==> flow/design.v <==
`timescale 1ps/1ps
`default_nettype none
module ir_receiver #(
    parameter integer BASE_PULSE_WIDTH = 30000,
    parameter real ERROR_MARGIN = 0.1  
) (
    input clk,
    input ir_in,
    output reg[11:0] data,
    output reg data_rdy
);
function integer clog2;
    input integer value;
          integer temp;
    begin
        temp = value - 1;
        for (clog2 = 0; temp > 0; clog2 = clog2 + 1) begin
            temp = temp >> 1;
        end
    end
endfunction
    localparam S_IDLE      = 2'b00;
    localparam S_START     = 2'b01;
    localparam S_RCV_PAUSE = 2'b10;
    localparam S_RCV_BIT   = 2'b11;
    localparam integer BASE_MIN = BASE_PULSE_WIDTH * (1.0 - ERROR_MARGIN);
    localparam integer BASE_MAX = BASE_PULSE_WIDTH * (1.0 + ERROR_MARGIN);
    localparam integer BASE2_MIN = BASE_MIN * 2;
    localparam integer BASE2_MAX = BASE_MAX * 2;
    localparam integer BASE4_MIN = BASE_MIN * 4;
    localparam integer BASE4_MAX = BASE_MAX * 4;
    localparam integer COUNTER_WIDTH = clog2(BASE4_MAX);
    reg ir;
    reg[1:0] state;
    reg[COUNTER_WIDTH-1:0] pulse_time;
    reg[3:0] ready_bits;
    always @(posedge clk) begin
        ir <= ir_in;
    end
    always @(posedge clk) begin
        case (state)
            S_IDLE:
                if (ir == 0) begin
                    state <= S_START;
                    pulse_time <= 0;
                end
            S_START:
                if (ir == 0)
                    pulse_time <= pulse_time + 1;
                else if (pulse_time >= BASE4_MIN && pulse_time <= BASE4_MAX) begin
                    pulse_time <= 0;
                    ready_bits <= 0;
                    state <= S_RCV_PAUSE;
                end else
                    state <= S_IDLE;
            S_RCV_PAUSE:
                if (pulse_time > BASE2_MAX) begin
                    state <= S_IDLE;
                    data_rdy <= ready_bits == 4'd12;
                end else if (ir)
                    pulse_time <= pulse_time + 1;
                else if (pulse_time >= BASE_MIN && pulse_time <= BASE_MAX) begin
                    pulse_time <= 0;
                    state <= S_RCV_BIT;
                end else
                    state <= S_IDLE;
            S_RCV_BIT:
                if (ir == 0)
                    pulse_time <= pulse_time + 1;
                else if (pulse_time >= BASE_MIN && pulse_time <= BASE_MAX) begin
                    data_rdy <= 0;
                    data <= {1'b0, data[11:1]};
                    ready_bits <= ready_bits + 1;
                    pulse_time <= 0;
                    state <= S_RCV_PAUSE;
                end else if (pulse_time >= BASE2_MIN && pulse_time <= BASE2_MAX) begin
                    data_rdy <= 0;
                    data <= {1'b1, data[11:1]};
                    ready_bits <= ready_bits + 1;
                    pulse_time <= 0;
                    state <= S_RCV_PAUSE;
                end else
                    state <= S_IDLE;
            default: state <= S_IDLE;
        endcase
    end
endmodule
module led_mgr #(
    parameter DEV_ADDR = 5'h0C,
    parameter CMD_OFF = 3'b100,
    parameter CMD_ON  = 3'b101,
    parameter CMD_SHL = 3'b010,
    parameter CMD_SHR = 3'b011,
    parameter CMD_TGL = 3'b001,
    parameter CMD_RST = 3'b110,
    parameter CMD_SET = 3'b111,
    parameter CMD_NOP = 3'b000,
    parameter SHIFT_ROT = 4'b1xxx,
    parameter SHIFT_C0  = 4'b0xx0,
    parameter SHIFT_C1  = 4'b0xx1
) (
    input clk,
    input new_cmd,
    input[11:0] cmd_buf,
    output reg[9:0] leds
);
    wire[4:0] address;
    wire[2:0] op;
    wire[3:0] d;
    reg[9:0] led_mask;
    assign {address, op, d} = cmd_buf;
    always @(d) begin
        case (d)
            4'd0: led_mask <= 10'b0000000001;
            4'd1: led_mask <= 10'b0000000010;
            4'd2: led_mask <= 10'b0000000100;
            4'd3: led_mask <= 10'b0000001000;
            4'd4: led_mask <= 10'b0000010000;
            4'd5: led_mask <= 10'b0000100000;
            4'd6: led_mask <= 10'b0001000000;
            4'd7: led_mask <= 10'b0010000000;
            4'd8: led_mask <= 10'b0100000000;
            4'd9: led_mask <= 10'b1000000000;
            default: led_mask <= 0;
        endcase
    end
    always @(posedge clk) begin
        if (new_cmd && address == DEV_ADDR) begin
            case (op)
                CMD_OFF: leds <= leds & ~led_mask;
                CMD_ON:  leds <= leds | led_mask;
                CMD_SHL: casex (d)
                    SHIFT_ROT: leds <= {leds[8:0], leds[9]};
                    SHIFT_C0: leds <= leds << 1;
                    SHIFT_C1: leds <= {leds[8:0], 1'b1};
                    default: leds <= leds << 1;
                endcase
                CMD_SHR: casex (d)
                    SHIFT_ROT: leds <= {leds[0], leds[9:1]};
                    SHIFT_C0: leds <= leds >> 1;
                    SHIFT_C1: leds <= {1'b1, leds[9:1]};
                    default: leds <= leds >> 1;
                endcase
                CMD_TGL: leds <= leds ^ led_mask;
                CMD_RST: leds <= 0;
                CMD_SET: leds <= 10'b1111111111;
                CMD_NOP:;
                default:;
            endcase
        end
    end
endmodule
module hex_disp (
    input[3:0] data,
    output reg[6:0] seg
);
    always @(data) begin
        case (data)
            4'h0: seg = 7'b1000000;
            4'h1: seg = 7'b1111001;
            4'h2: seg = 7'b0100100;
            4'h3: seg = 7'b0110000;
            4'h4: seg = 7'b0011001;
            4'h5: seg = 7'b0010010;
            4'h6: seg = 7'b0000010;
            4'h7: seg = 7'b1111000;
            4'h8: seg = 7'b0000000;
            4'h9: seg = 7'b0010000;
            4'hA: seg = 7'b0001000;
            4'hB: seg = 7'b0000011;
            4'hC: seg = 7'b1000110;
            4'hD: seg = 7'b0100001;
            4'hE: seg = 7'b0000110;
            4'hF: seg = 7'b0001110;
            default: seg = 7'b0111111;
        endcase
    end
endmodule
module command_display (
    input[11:0] cmd_buf,
    output[6:0] display_0,
    output[6:0] display_1,
    output[6:0] display_2,
    output[6:0] display_3
);
    wire[4:0] address;
    wire[6:0] command;
    assign {address, command} = cmd_buf;
    hex_disp hex_addr_h(.data({3'b000, address[4]}), .seg(display_0));
    hex_disp hex_addr_l(.data(address[3:0]), .seg(display_1));
    hex_disp hex_cmd_h(.data({1'b0, command[6:4]}), .seg(display_2));
    hex_disp hex_cmd_l(.data(command[3:0]), .seg(display_3));
endmodule
module top (
    input clk,
    input ir,
    output [6:0] display_0,
    output [6:0] display_1,
    output [6:0] display_2,
    output [6:0] display_3,
    output [9:0] leds
);
    reg         new_cmd;
    reg  [11:0] saved_data;
    reg         saved_rdy;
    wire [11:0] out_data;
    wire        out_data_rdy;
    ir_receiver receiver (
        .clk(clk),
        .ir_in(ir),
        .data(out_data),
        .data_rdy(out_data_rdy)
    );
    led_mgr mgr (
        .clk(clk),
        .new_cmd(new_cmd),
        .cmd_buf(saved_data),
        .leds(leds)
    );
    command_display disp (
        .cmd_buf  (saved_data),
        .display_0(display_0),
        .display_1(display_1),
        .display_2(display_2),
        .display_3(display_3)
    );
    always @(posedge clk) begin
        if (out_data_rdy && !saved_rdy) begin
            saved_data <= out_data;
            new_cmd <= 1'b1;
        end else
            new_cmd <= 1'b0;
        saved_rdy <= out_data_rdy;
    end
endmodule
== From RTL to reports: top ==
Tool output for the design above, in the order of the flow.
Line numbers count from 1 in the design file above.
Not given: -
Design
  design top: top
  clock: clk
  cell library: sky130hd
  timing corner: tt_025C_1v80

== Word level ==
Counts by Yosys on the flattened word-level netlist (proc, flatten, opt, wreduce; memories kept). Print and check cells are left out.
Memory sizes are those after Yosys's memory passes, which may raise the word count (mostly to a power of two), join words into wider ones and drop unused or constant bits.
Operators by class
  add/subtract/negate cells: 2
  multiply operators: 0
  div/mod/pow operators: 0
  magnitude comparators: 7
  equal/unequal tests: 24
  shifts and indexed selects: 0
  mux-type cells: 42
  bitwise gates (word level): 4
  reduce/logical cells: 19
Operator list (count)
  2-to-1 mux 18 bit: 9
  parallel mux 18 bit (select 4 bit): 1
  parallel mux 10 bit (select 7 bit): 1
  parallel mux 10 bit (select 3 bit): 2
  2-to-1 mux 4 bit: 10
  adder 18 x 1 -> 18 bit (second input constant): 1
  greater-or-equal comparator 18 x 15 -> 1 bit (second input constant): 1
  greater-or-equal comparator 18 x 16 -> 1 bit (second input constant): 1
  less-or-equal comparator 18 x 16 -> 1 bit (second input constant): 1
  greater-or-equal comparator 18 x 17 -> 1 bit (second input constant): 1
  > comparator 18 x 17 -> 1 bit (second input constant): 1
  less-or-equal comparator 18 x 17 -> 1 bit (second input constant): 1
  less-or-equal comparator 18 bit (second input constant): 1
  2-to-1 mux 2 bit: 9
  == test 3 bit (second input constant): 4
  2-to-1 mux 12 bit: 1
  2-to-1 mux 11 bit: 1
  AND 10 bit: 1
  OR 10 bit: 1
  bitwise XOR 10 bit: 1
  NOT 10 bit: 1
  AND reduction 5 bit: 2
  inequality test 2 x 1 -> 1 bit (second input constant): 4
  parallel mux 4 bit (select 2 bit): 1
  parallel mux 2 bit (select 4 bit): 1
  nonzero test 7 bit: 1
  nonzero test 2 bit: 3
  inequality test 3 x 1 -> 1 bit (second input constant): 2
Not listed: further kinds 20, cells in them 34.
Bit counts
  flip-flop bits (word level): 62
  latch bits: 0
  RAM bits: 0
  bits in read-only memories: 608
  clocked read ports x word width: 38
  memories: 5
  input bits: 2
  output and inout bits: 38
  elaborated cells: 114
Memory list
  (no name shown): words 16, width 10, read ports 1, write ports 0, line 113  | case (d)
  (no name shown): words 16, width 7, read ports 1, write ports 0, line 158  | case (data)
  (no name shown): words 16, width 7, read ports 1, write ports 0, line 158
  (no name shown): words 16, width 7, read ports 1, write ports 0, line 158
  (no name shown): words 16, width 7, read ports 1, write ports 0, line 158

== Longest topological paths ==
Longest topological path by Yosys (ltp), each cell counted once; first at word level (registers and memories cut), then after technology mapping (sequential cells cut; the memories' decode and read muxes count).
Logic depth
  depth in word-level cells: 6
  ABC_AREA: 0
  depth in mapped cells: 9
  depth with buffers taken out: 8

== Synthesis result ==
The flow's flattened synthesis, as Yosys stat reports it; memories are mapped. The netlist is that of the ABC_AREA named above (0 if unset); the other value can give another one.
The area totals of this step are shown rounded.
Synthesis totals
  cell count: 509
  mapped area: 5100 µm²
  sequential area: 2500 µm²
  mapped flip-flops: 96
  buffers: 33
Cell types
  sky130_fd_sc_hd__edfxtp_1: count 57, total area 1.71E+03 µm²
  sky130_fd_sc_hd__dfxtp_1: count 39, total area 780.749 µm²
  sky130_fd_sc_hd__ha_1: count 41, total area 512.992 µm²
  sky130_fd_sc_hd__nor2_1: count 69, total area 258.998 µm²
  sky130_fd_sc_hd__inv_1: count 39, total area 146.39 µm²
  sky130_fd_sc_hd__a21oi_1: count 29, total area 145.139 µm²
  sky130_fd_sc_hd__nand2_1: count 36, total area 135.13 µm²
  sky130_fd_sc_hd__mux2i_1: count 12, total area 120.115 µm²
  sky130_fd_sc_hd__xnor2_1: count 9, total area 78.826 µm²
  sky130_fd_sc_hd__o21ai_0: count 14, total area 70.067 µm²
  sky130_fd_sc_hd__and3_1: count 11, total area 68.816 µm²
  sky130_fd_sc_hd__xor2_1: count 7, total area 61.309 µm²
  sky130_fd_sc_hd__mux2_2: count 5, total area 56.304 µm²
  sky130_fd_sc_hd__clkbuf_1: count 14, total area 52.55 µm²
  sky130_fd_sc_hd__nand4_1: count 8, total area 50.048 µm²
  sky130_fd_sc_hd__buf_2: count 9, total area 45.043 µm²
  sky130_fd_sc_hd__buf_4: count 6, total area 45.043 µm²
  sky130_fd_sc_hd__a221oi_1: count 5, total area 43.792 µm²
Other cell types: 51; their cells: 99.
The figures by module come from a second, unflattened synthesis with its own total; it is not the netlist above.
Unflattened totals
  cell total of the unflattened synthesis: 484
  area total of the unflattened synthesis: 4900 µm²
Rows give one instance, submodules left out.
By module
  ir_receiver: instances 1, cells 209, area 2200 µm², seq. area 1200 µm²
  led_mgr: instances 1, cells 131, area 1200 µm², seq. area 300 µm²
  hex_disp: instances 4, cells 32, area 280 µm², seq. area 0.0 µm²
  top: instances 1, cells 15, area 410 µm², seq. area 400 µm²
  command_display: instances 1, cells 1, area 3.8 µm², seq. area 0.0 µm²

== Path before layout ==
Source: OpenSTA report_checks on the synthesized netlist (no wires, ideal clock, input and output delay 20% of the period each), path of least setup slack; recovery checks are left aside. Register names are those of the netlist, which keeps one name where synthesis merged equal registers.
Path after synthesis
  kind: reg2reg
  from: register receiver.pulse_time[13]
  to: register receiver.pulse_time[0]
  period: 3.62 ns
  library setup time: 0.381 ns
  launch time at the first pin: 0.000 ns
  data arrival time: 2.165 ns
  data required time: 3.239 ns
  slack: 1.074 ns
  delay of the path: 2.546 ns
  driving pins on the path: 8
  buffers on the path: 1
  synthesis period reached: 2.546 ns
"delay of the path" = arrival - input delay + setup time.
"driving pins on the path": output pins that drive a net of the path, with the launching flip-flop's if there is one; two outputs of one cell count as two.
"synthesis period reached" is the clock period less the worst setup slack; recovery checks do not enter. This is arithmetic on one report: input and output delays are still those of the set period (20% each).
Between the ends stands the longest chain of elaborated cells between them, by number of cells; it is not shown to be the way that was timed. Of several equally long chains one is given.
A line is the first line of the expression or statement that the cell stems from. Yosys adds cells for indexed reads and writes and turns some case tables into memories.
A register here has more assigning lines than the two given.
Only ways into the end's enable, where the timed path ends, are counted here.
On the way, after synthesis
  cells stage by stage: sky130_fd_sc_hd__edfxtp_1 -> sky130_fd_sc_hd__buf_6 -> sky130_fd_sc_hd__or4_4 -> sky130_fd_sc_hd__nor3_2 -> sky130_fd_sc_hd__a22oi_2 -> sky130_fd_sc_hd__a32oi_1 -> sky130_fd_sc_hd__nand4_1 -> sky130_fd_sc_hd__a21oi_2
  cells in the longest elaborated chain: 4
  elaborated cells on any way between the ends: 15
  classes of those cells: compare: 7; eq/ne: 4; reduce/logical: 4
RTL lines, path after synthesis
  start, declared: line 35  | reg[COUNTER_WIDTH-1:0] pulse_time;
  start, assigned: line 49  | pulse_time <= pulse_time + 1;
  start, assigned: line 61  | pulse_time <= pulse_time + 1;
  greater-or-equal comparator 18 x 16 -> 1 bit: line 76  | end else if (pulse_time >= BASE2_MIN && pulse_time <= BASE2_MAX) begin
  logical AND 1 bit: line 76
  inequality test 4 bit
  AND reduction 6 bit
  end, assigned: line 61
  end, assigned: line 69  | pulse_time <= pulse_time + 1;
  end, declared: line 35

== Worst path after layout ==
Path of least setup slack in the final report of flow run 1 (OpenROAD, finished layout, wires in). Where an end is a register, its clock arrival counts in the times.
Path after layout
  kind: reg2reg
  from: register receiver.pulse_time[12]
  to: register receiver.pulse_time[2]
  period: 1.98 ns
  library setup time: 0.27 ns
  launch time at the first pin: 0.37 ns
  data arrival time: 2.52 ns
  data required time: 2.08 ns
  slack: -0.44 ns
  driving pins on the path: 9
  buffers on the path: 2
Between the ends stands the longest chain of elaborated cells between them, by number of cells; it is not shown to be the way that was timed. Of several equally long chains one is given.
A register here has more assigning lines than the two given.
Only ways into the end's enable, where the timed path ends, are counted here.
On the way, after layout
  cells stage by stage: sky130_fd_sc_hd__edfxtp_1 -> sky130_fd_sc_hd__buf_2 -> sky130_fd_sc_hd__or4_4 -> sky130_fd_sc_hd__nor4_4 -> sky130_fd_sc_hd__a221oi_2 -> sky130_fd_sc_hd__o21ai_1 -> sky130_fd_sc_hd__nand4_1 -> sky130_fd_sc_hd__a21oi_4 -> sky130_fd_sc_hd__buf_12
  cells in the longest elaborated chain: 4
  elaborated cells on any way between the ends: 15
  classes of those cells: compare: 7; eq/ne: 4; reduce/logical: 4
RTL lines, path after layout
  start, declared: line 35  | reg[COUNTER_WIDTH-1:0] pulse_time;
  start, assigned: line 49  | pulse_time <= pulse_time + 1;
  start, assigned: line 61  | pulse_time <= pulse_time + 1;
  greater-or-equal comparator 18 x 16 -> 1 bit: line 76  | end else if (pulse_time >= BASE2_MIN && pulse_time <= BASE2_MAX) begin
  logical AND 1 bit: line 76
  inequality test 4 bit
  AND reduction 6 bit
  end, assigned: line 61
  end, assigned: line 69  | pulse_time <= pulse_time + 1;
  end, declared: line 35

FLOW RESULTS
============

Module top, platform sky130hd: 2 stored runs of the flow (Yosys, OpenROAD) with differing settings, in no particular order. Input and output delays are each 20% of the period that was set; the output load is 0.01 pF.
"achieved clock period" means the clock period less the worst setup slack. The figure is calculated, with input and output delays left at 20% of the set period.
"worst setup path time": the worst setup path's part of the clock period (all of it between registers, 20% less for each end at a port) less its slack. A launch clock that arrives late makes it longer, a capture clock that arrives late makes it shorter.
"power" is the tool's figure for a default switching activity; nothing was simulated.
The results are shown rounded.
[flow run 1] settings: period_ns=1.98, CORE_UTILIZATION=46, SETUP_SLACK_MARGIN=0.31, PLACE_DENSITY_LB_ADDON=0.27, CORE_MARGIN=8, TNS_END_PERCENT=10, GPL_TIMING_DRIVEN=0, CTS_CLUSTER_SIZE=52, CTS_CLUSTER_DIAMETER=128, CAP_MARGIN=20, SLEW_MARGIN=20
[flow run 1] result: chip area after synthesis (Yosys) 5100 µm², die area 15000 µm², standard-cell area of the final layout 6400 µm², utilization 59%, worst setup slack after layout -0.44 ns, total negative slack -15 ns, worst hold slack 0.40 ns, power 6200 µW, achieved clock period 2.423 ns, worst setup path time 2.42 ns, worst setup path kind reg2reg
[flow run 2] settings: period_ns=3.76, CORE_UTILIZATION=28, PLACE_DENSITY_LB_ADDON=0.02, CORE_ASPECT_RATIO=0.5, ABC_AREA=1, GPL_TIMING_DRIVEN=1, CTS_CLUSTER_SIZE=31, CAP_MARGIN=20, CORE_MARGIN=2, SLEW_MARGIN=20
[flow run 2] result: chip area after synthesis (Yosys) 5300 µm², die area 20000 µm², standard-cell area of the final layout 6100 µm², utilization 33%, worst setup slack after layout 1.5 ns, total negative slack 0.000 ns, worst hold slack 0.43 ns, power 3100 µW, achieved clock period 2.295 ns, worst setup path time 2.30 ns, worst setup path kind reg2reg
